==> flow/design.v <==
`timescale 1ns / 1ps
module Decoder(input Clk,
					 input High,
					 input Low,
					 output reg [31:0] Out,
					 output reg valid,
					input speed
    );
reg [1:0] High_reg;
reg [1:0] Low_reg;
reg decode_h = 0;
reg decode_l = 0;
reg [8:0] high_cnt = 0;
reg [8:0] low_cnt = 0;
reg [4:0] tmp_high;
reg [4:0] tmp_low;
reg [3:0] flg_h = 0;
reg [3:0] flg_l = 0;
reg [31:0] out_r;
reg dis_reg = 0;
reg [5:0] cnt_v = 0;
reg busy_l = 0;
reg busy_h = 0;
reg busy = 0;
 reg flg = 0;
reg [3:0] cnt_v_h = 0;
reg [3:0] cnt_v_l = 0;
initial
begin
end
	always@(posedge Clk) 
	begin
	 High_reg[0] <= High;
	 High_reg[1] <= High_reg[0];
	end
	always@(posedge Clk)  
	begin
	 Low_reg[0] <= Low;
	 Low_reg[1] <= Low_reg[0];
	end
	always@(posedge Clk )
	begin
			valid <= 0 ;
		 if(dis_reg == 0)
		 begin
		 if(High_reg == 2'b01) 
		 decode_h <= 1;
		if( Low_reg == 2'b01) 
		 decode_l <= 1;
		 end
			if(speed == 1) 
			begin
				 if(decode_h == 1) 
			begin
			busy_h <= 1;
			dis_reg <= 1;
			high_cnt <= high_cnt + 1;
			if(flg_h == 0)
			begin
				if(high_cnt == 37)
				begin
				tmp_high <= {tmp_high[3:0],High};
				high_cnt <= 0;
				flg_h <= flg_h + 1;
				end
			end
			else
			begin
				if(high_cnt == 38)
				begin
					if(flg_h == 2)
					begin
					flg_h <= flg_h + 1;
					high_cnt <= 0;
					end
					else
					begin
					tmp_high <= {tmp_high[3:0],High};
					high_cnt <= 0;
					flg_h <= flg_h + 1;
					end
				end
			end
			if(flg_h == 6)
				begin
				flg_h <= 0;	
				dis_reg <= 0;
				decode_h <= 0;
				if(tmp_high == 5'b11000)
					begin
					out_r <= {1,out_r[31:1]};
					cnt_v <= cnt_v + 1;
					end
				end
			end
		else busy_h <= 0;
				if(cnt_v == 32)
					begin
					busy_h <=1;
					high_cnt <= high_cnt + 1;
					if(high_cnt == 37)
					begin
					if(flg_h == 2)
						begin
						flg_h <= flg_h + 1;
						end
					else
						begin
						tmp_high <= {tmp_high[3:0],High};
						high_cnt <= 0;
						flg_h <= flg_h + 1;
						end
					end
					if(flg_h == 6)
						begin
						flg_h <= 0;
						decode_h <= 0;
						if(tmp_high == 5'b00000)
						cnt_v_h <= cnt_v_h + 1;
					end
			end	
			end
			if(speed == 1) 
		 begin
			 if(decode_l == 1) 
			begin
			busy_l <= 1;
			dis_reg <= 1;
			low_cnt <= low_cnt + 1;
			if(flg_l == 0)
			begin
				if(low_cnt == 37)
				begin
				tmp_low <= {tmp_low[3:0],Low};
				low_cnt <= 0;
				flg_l <= flg_l + 1;
				end
			end
			else
			begin
				if(low_cnt == 38)
				begin
					if(flg_l == 2)
					begin
					flg_l <= flg_l + 1;
					low_cnt <= 0;
					end
					else
					begin
					tmp_low <= {tmp_low[3:0],Low};
					low_cnt <= 0;
					flg_l <= flg_l + 1;
					end
				end
			end
			if(flg_l == 6)
				begin
				flg_l <= 0;	
				dis_reg <= 0;
				decode_l <= 0;
				if(tmp_low == 5'b11000)
					begin
					out_r <= {0,out_r[31:1]};
					cnt_v <= cnt_v + 1;
					end
				end
			end
		 busy_l <= 0;
				if(cnt_v == 32)
					begin
					busy_l <= 1;
					low_cnt <= low_cnt + 1;
					if(low_cnt == 37)
					begin
					if(flg_l == 2)
						begin
						flg_l <= flg_l + 1;
						end
					else
						begin
						tmp_low <= {tmp_low[3:0],Low};
						low_cnt <= 0;
						flg_l <= flg_l + 1;
						end
					end
					if(flg_l == 6)
						begin
						flg_l <= 0;
						decode_l <= 0;
						if(tmp_low == 5'b00000)
						cnt_v_l <= cnt_v_l + 1;
					end
			end	
	end	
		if(speed == 0) 
			begin
			if(decode_h == 1) 
			begin
			busy_h <= 1;
			dis_reg <= 1;
			high_cnt <= high_cnt + 1;
			if(flg_h == 0)
			begin
				if(high_cnt == 317)
				begin
				tmp_high <= {tmp_high[3:0],High};
				high_cnt <= 0;
				flg_h <= flg_h + 1;
				end
			end
			else
			begin
				if(high_cnt == 317)
				begin
					if(flg_h == 2)
					begin
					flg_h <= flg_h + 1;
					high_cnt <= 0;
					end
					else
					begin
					tmp_high <= {tmp_high[3:0],High};
					high_cnt <= 0;
					flg_h <= flg_h + 1;
					end
				end
			end
			if(flg_h == 6)
				begin
				flg_h <= 0;	
				dis_reg <= 0;
				decode_h <= 0;
				if(tmp_high == 5'b11000)
					begin
					out_r <= {1,out_r[31:1]};
					cnt_v <= cnt_v + 1;
					end
				end
			end
		else busy_h <= 0;
				if(cnt_v == 32)
					begin
					busy_h <=1;
					high_cnt <= high_cnt + 1;
					if(high_cnt == 317)
					begin
					if(flg_h == 2)
						begin
						flg_h <= flg_h + 1;
						end
					else
						begin
						tmp_high <= {tmp_high[3:0],High};
						high_cnt <= 0;
						flg_h <= flg_h + 1;
						end
					end
					if(flg_h == 6)
						begin
						flg_h <= 0;
						decode_h <= 0;
						if(tmp_high == 5'b00000)
						cnt_v_h <= cnt_v_h + 1;
					end
			end	
			end
			if(speed == 0) 
		 begin
			 if(decode_l == 1) 
			begin
			busy_l <= 1;
			dis_reg <= 1;
			low_cnt <= low_cnt + 1;
			if(flg_l == 0)
			begin
				if(low_cnt == 317)
				begin
				tmp_low <= {tmp_low[3:0],Low};
				low_cnt <= 0;
				flg_l <= flg_l + 1;
				end
			end
			else
			begin
				if(low_cnt == 317)
				begin
					if(flg_l == 2)
					begin
					flg_l <= flg_l + 1;
					low_cnt <= 0;
					end
					else
					begin
					tmp_low <= {tmp_low[3:0],Low};
					low_cnt <= 0;
					flg_l <= flg_l + 1;
					end
				end
			end
			if(flg_l == 6)
				begin
				flg_l <= 0;	
				dis_reg <= 0;
				decode_l <= 0;
				if(tmp_low == 5'b11000)
					begin
					out_r <= {0,out_r[31:1]};
					cnt_v <= cnt_v + 1;
					end
				end
			end
		 busy_l <= 0;
				if(cnt_v == 32)
					begin
					busy_l <= 1;
					low_cnt <= low_cnt + 1;
					if(low_cnt == 317)
					begin
					if(flg_l == 2)
						begin
						flg_l <= flg_l + 1;
						end
					else
						begin
						tmp_low <= {tmp_low[3:0],Low};
						low_cnt <= 0;
						flg_l <= flg_l + 1;
						end
					end
					if(flg_l == 6)
						begin
						flg_l <= 0;
						decode_l <= 0;
						if(tmp_low == 5'b00000)
						cnt_v_l <= cnt_v_l + 1;
					end
			end	
	end	
	if(cnt_v_h == 4  && cnt_v_l == 4)
		begin
		flg <= 1;
		cnt_v_l <= 0;
		cnt_v_h <= 0;
		cnt_v <= 0;
		end
		if(flg)
		valid <= 1;
		if(valid)
			begin
			Out <= out_r;
			busy_l <= 0;
			busy_l <= 0;
			flg <= 0;
			end
end
endmodule
# --- Reports on Decoder ---
# Tool output for the design above, in the order of the flow.
# Line numbers count from 1 in the design file above.
# Operators: Yosys type, input widths -> output width; for muxes data width and select width s.
# Library cell names are shortened.
setup:
  top_module: "Decoder"
  clock_port: "Clk"
  lib: "sky130hd"
  lib_corner: "tt_025C_1v80"

# --- Elaborated design ---
# Yosys after proc, flatten, opt, wreduce and memory -nomap, before mapping. Enables and synchronous resets that opt folds into registers are not counted as muxes. Memory bits, and registers merged into a memory's read port (data or address), are not among the register bits. Print and check cells are not counted. Equal cells are merged and count once.
bits:
  reg_bits: 123
  latchBits: 0
  ram_bits: 0
  romBits: 0
  clocked_rd_ports_x_width: 0
  n_memories: 0
  in_bits: 4
  output_inout_bits: 33
  wordCells: 224
op_classes:
  addsub: 7
  mul: 0
  n_div: 0
  cmp: 0
  eq_ne: 17
  n_shift: 0
  muxes: 177
  n_logic: 0
  reduce_and_logical: 5
op_table:
  columns: ["cell", "count"]
  rows:
  - ["$mux 32", 16]
  - ["$mux 9", 26]
  - ["$mux 4", 48]
  - ["$mux 5", 36]
  - ["$mux 6", 16]
  - ["$eq 9x6->1 const B", 4]
  - ["$mux 1", 35]
  - ["$add 9x1->9 const B", 2]
  - ["$eq 9x9->1 const B", 2]
  - ["$add 4x1->4 const B", 4]
  - ["$eq 4x3->1 const B", 4]
  - ["$eq 5x5->1 const B", 2]
  - ["$logic_not 5->1", 2]
  - ["$eq 4x2->1 const B", 2]
  - ["$logic_not 4->1", 2]
  - ["$add 6x1->6 const B", 1]
  - ["$eq 6x6->1 const B", 1]
  - ["$eq 2x1->1 const B", 2]
  - ["$logic_and 1x1->1", 1]

# --- Longest topological paths ---
# Longest topological path by Yosys (ltp), each cell counted once; first at word level (registers and memories cut), then after technology mapping (sequential cells cut; the memories' decode and read muxes count).
logic_depth:
  depth_word: 17
  abc_area: 0
  depth_mapped: 10
  mapped_depth_nobuf: 8

# --- Netlist ---
# Yosys stat after the flow's synthesis: flattened, memories mapped to cells. It holds for the ABC_AREA given above (unset counts as 0); a run with the other value may have another netlist.
# The area totals of this step are shown rounded.
by_type:
  columns: ["cell_type", "count", "type_area_um2"]
  rows:
  - ["dfxtp_1", 91, 1.82E+03]
  - ["edfxtp_1", 32, 960.922]
  - ["mux2_2", 38, 427.91]
  - ["ha_1", 18, 225.216]
  - ["nor2_1", 49, 183.926]
  - ["o21ai_0", 35, 175.168]
  - ["a21oi_1", 34, 170.163]
  - ["nand2_1", 40, 150.144]
  - ["xnor2_1", 12, 105.101]
  - ["inv_1", 24, 90.086]
  - ["a211oi_1", 11, 82.579]
  - ["xor2_1", 9, 78.826]
  - ["nand3_1", 15, 75.072]
  - ["buf_2", 13, 65.062]
  - ["and3_1", 10, 62.56]
  - ["nand4_1", 10, 62.56]
  - ["a211o_1", 7, 61.309]
  - ["mux2i_1", 6, 60.058]
# Not listed: further types 51, cells in them 136.
synth_totals:
  mapped_cells: 590
  mapped_area_um2: 5920
  seqArea_um2: 2780
  ffs: 123
  buf_cells: 29

# --- Timing after synthesis ---
# OpenSTA on the mapped netlist: ideal clock, no wires. The path of least setup slack (recovery checks aside). Input and output delay are each 20% of the period. Register names are those of the netlist, which keeps one name where synthesis merged equal registers.
synth_path:
  path_type: "reg-to-reg"
  start: "register flg_h[0]"
  end: "register tmp_high[0]"
  tclk_ps: 4160
  setup_ps: 121
  launch_ps: 0
  t_arrival_ps: 2071
  t_required_ps: 4039
  slack_ps: 1968
  path_delay_ps: 2192
  path_stages: 10
  n_path_buf: 2
  synth_period_reached_ps: 2192
# "path_delay_ps" is the arrival time less input delay plus setup time.
# "path_stages" counts driving pins, that of a launching flip-flop among them; a cell with two outputs on the path counts twice.
# "synth_period_reached_ps" = period - worst setup slack (recovery checks aside). The figure is calculated, with input and output delays left at 20% of the set period.
# Between the ends stands the longest chain of elaborated cells between them, by number of cells; it is not shown to be the way that was timed. Of several equally long chains one is given.
# A line is the first line of the expression or statement that the cell stems from. Yosys adds cells for indexed reads and writes and turns some case tables into memories.
# At most two assigning lines are given for a register; there are more.
synth_via:
  path_cell_list: "dfxtp_1 clkbuf_1 inv_1 ha_1 or3b_1 clkbuf_1 o21ai_0 a211o_1 o21ai_2 mux2_2"
  elab_chain_cells: 17
  cells_between: 19
  classes_between: "1 x eq/ne; 17 x mux; 1 x reduce/logical"
synth_lines:
  columns: ["element", "line", "text"]
  rows:
  - ["from (decl)", 17, "reg [3:0] flg_h = 0;"]
  - ["from (assign)", 64, "flg_h <= flg_h + 1;"]
  - ["from (assign)", 73, "flg_h <= flg_h + 1;"]
  - ["$eq 4x2->1", 71, "if(flg_h == 2)"]
  - ["$mux 5", 71, null]
  - ["$mux 5", 69, "if(high_cnt == 38)"]
  - ["$mux 5", 58, "if(flg_h == 0)"]
  - ["$mux 5", 53, "if(decode_h == 1)"]
  - ["$mux 5", 103, "if(flg_h == 2)"]
  - ["$mux 5", 101, "if(high_cnt == 37)"]
  - ["[3 not listed]", null, null]
  - ["$mux 5", 213, "if(high_cnt == 317)"]
  - ["$mux 5", 202, "if(flg_h == 0)"]
  - ["$mux 5", 197, "if(decode_h == 1)"]
  - ["$mux 5", 247, "if(flg_h == 2)"]
  - ["$mux 5", 245, "if(high_cnt == 317)"]
  - ["$mux 5", 241, "if(cnt_v == 32)"]
  - ["$mux 5", 195, "if(speed == 0)"]
  - ["to (assign)", 206, "tmp_high <= {tmp_high[3:0],High};"]
  - ["to (assign)", 222, "tmp_high <= {tmp_high[3:0],High};"]
  - ["to (decl)", 15, "reg [4:0] tmp_high;"]

# --- Worst path after layout ---
# Path of least setup slack in the final report of run 2 (OpenROAD, finished layout, wires in). Where an end is a register, its clock arrival counts in the times.
# The path's times are printed in steps of 10 ps; the period is the one set.
layout_path:
  path_type: "reg-to-reg"
  start: "register flg_l[1]"
  end: "register low_cnt[3]"
  tclk_ps: 2250
  setup_ps: 60
  launch_ps: 420
  t_arrival_ps: 2470
  t_required_ps: 2600
  slack_ps: 130
  path_stages: 9
  n_path_buf: 0
# Between the ends stands the longest chain of elaborated cells between them, by number of cells; it is not shown to be the way that was timed. Of several equally long chains one is given.
# At most two assigning lines are given for a register; there are more.
layout_via:
  path_cell_list: "dfxtp_1 inv_1 ha_4 or3b_4 a211oi_4 a2111oi_4 or3_4 nor3_2 o21bai_1"
  elab_chain_cells: 8
  cells_between: 12
  classes_between: "1 x eq/ne; 10 x mux; 1 x reduce/logical"
layout_lines:
  columns: ["element", "line", "text"]
  rows:
  - ["from (decl)", 18, "reg [3:0] flg_l = 0;"]
  - ["from (assign)", 136, "flg_l <= flg_l + 1;"]
  - ["from (assign)", 145, "flg_l <= flg_l + 1;"]
  - ["$logic_not 4->1", 130, "if(flg_l == 0)"]
  - ["$mux 9", 130, null]
  - ["$mux 9", 125, "if(decode_l == 1)"]
  - ["$mux 9", 169, "if(cnt_v == 32)"]
  - ["$mux 9", 123, "if(speed == 1)"]
  - ["$mux 9", 269, "if(decode_l == 1)"]
  - ["$mux 9", 313, "if(cnt_v == 32)"]
  - ["$mux 9", 267, "if(speed == 0)"]
  - ["to (assign)", 273, "low_cnt <= low_cnt + 1;"]
  - ["to (assign)", 316, "low_cnt <= low_cnt + 1;"]
  - ["to (decl)", 14, "reg [8:0] low_cnt = 0;"]

Record of 2 stored runs of the RTL-to-layout flow on Decoder, platform sky130hd. The runs are unordered. Constraints: input delay and output delay 20% of the set period each, output load 0.01 pF.
By "period_reached_ps" is meant the clock period of the run minus its worst setup slack. This is arithmetic on one report: input and output delays are still those of the set period (20% each).
"worst_path_ps": the worst setup path's part of the clock period (all of it between registers, 20% less for each end at a port) less its slack. A launch clock that arrives late makes it longer, a capture clock that arrives late makes it shorter.
"power_uw" rests on the timing tool's default activity at the inputs, not on a simulated workload.
"worst_path_ps" is given in steps of 10 ps.
Results are given in rounded form.

--- run 1 ---
==> flow/run.sh <==
#!/bin/bash
# the make line also repeats the synthesis and layout settings of config.mk as NAME=value (left out here)
make -C /OpenROAD-flow-scripts/flow DESIGN_CONFIG=/design/flow/config.mk WORK_HOME=/design/flow/orfs CLKGATE_MAP_FILE= finish
==> flow/config.mk <==
export PLATFORM = sky130hd
export DESIGN_NAME = Decoder
export DESIGN_NICKNAME = Decoder
export VERILOG_FILES = /design/flow/design.v
export SDC_FILE = /design/flow/constraint.sdc
export NUM_CORES = 4
export LEC_CHECK = 0
export CAP_MARGIN = 20
export CORE_MARGIN = 2
export CORE_UTILIZATION = 70
export CTS_CLUSTER_DIAMETER = 161
export HOLD_SLACK_MARGIN = 0.23
export MAX_ROUTING_LAYER = met4
export MIN_ROUTING_LAYER = met2
export PLACE_DENSITY = 0.38
export SETUP_SLACK_MARGIN = 0.11
export SLEW_MARGIN = 40
==> flow/constraint.sdc <==
create_clock -name core_clock -period 1.88 [get_ports {Clk}]
set_input_delay 0.3760 -clock core_clock [delete_from_list [all_inputs] [get_ports {Clk}]]
set_output_delay 0.3760 -clock core_clock [all_outputs]
set_load 0.01 [all_outputs]

==> results, as YAML <==
outcome: "stopped before the end: clock tree synthesis reported DPL-0038"

--- run 2 ---
==> flow/run.sh <==
#!/bin/bash
# the make line also repeats the synthesis and layout settings of config.mk as NAME=value (left out here)
make -C /OpenROAD-flow-scripts/flow DESIGN_CONFIG=/design/flow/config.mk WORK_HOME=/design/flow/orfs CLKGATE_MAP_FILE= finish
==> flow/config.mk <==
export PLATFORM = sky130hd
export DESIGN_NAME = Decoder
export DESIGN_NICKNAME = Decoder
export VERILOG_FILES = /design/flow/design.v
export SDC_FILE = /design/flow/constraint.sdc
export NUM_CORES = 4
export LEC_CHECK = 0
export CAP_MARGIN = 20
export CORE_MARGIN = 2
export CORE_UTILIZATION = 48
export SLEW_MARGIN = 20
==> flow/constraint.sdc <==
create_clock -name core_clock -period 2.25 [get_ports {Clk}]
set_input_delay 0.4500 -clock core_clock [delete_from_list [all_inputs] [get_ports {Clk}]]
set_output_delay 0.4500 -clock core_clock [all_outputs]
set_load 0.01 [all_outputs]

==> results, as YAML <==
results:
  tns_ps: 0
  design_die_area_um2: 13200
  power_uw: 8850
  synthArea_um2: 5920
  final_util_pct: 62.3
  timing.setup.ws_ps: 135
  worst_path_ps: 2120
  worstPathKind: "reg-to-reg"
  period_reached_ps: 2115
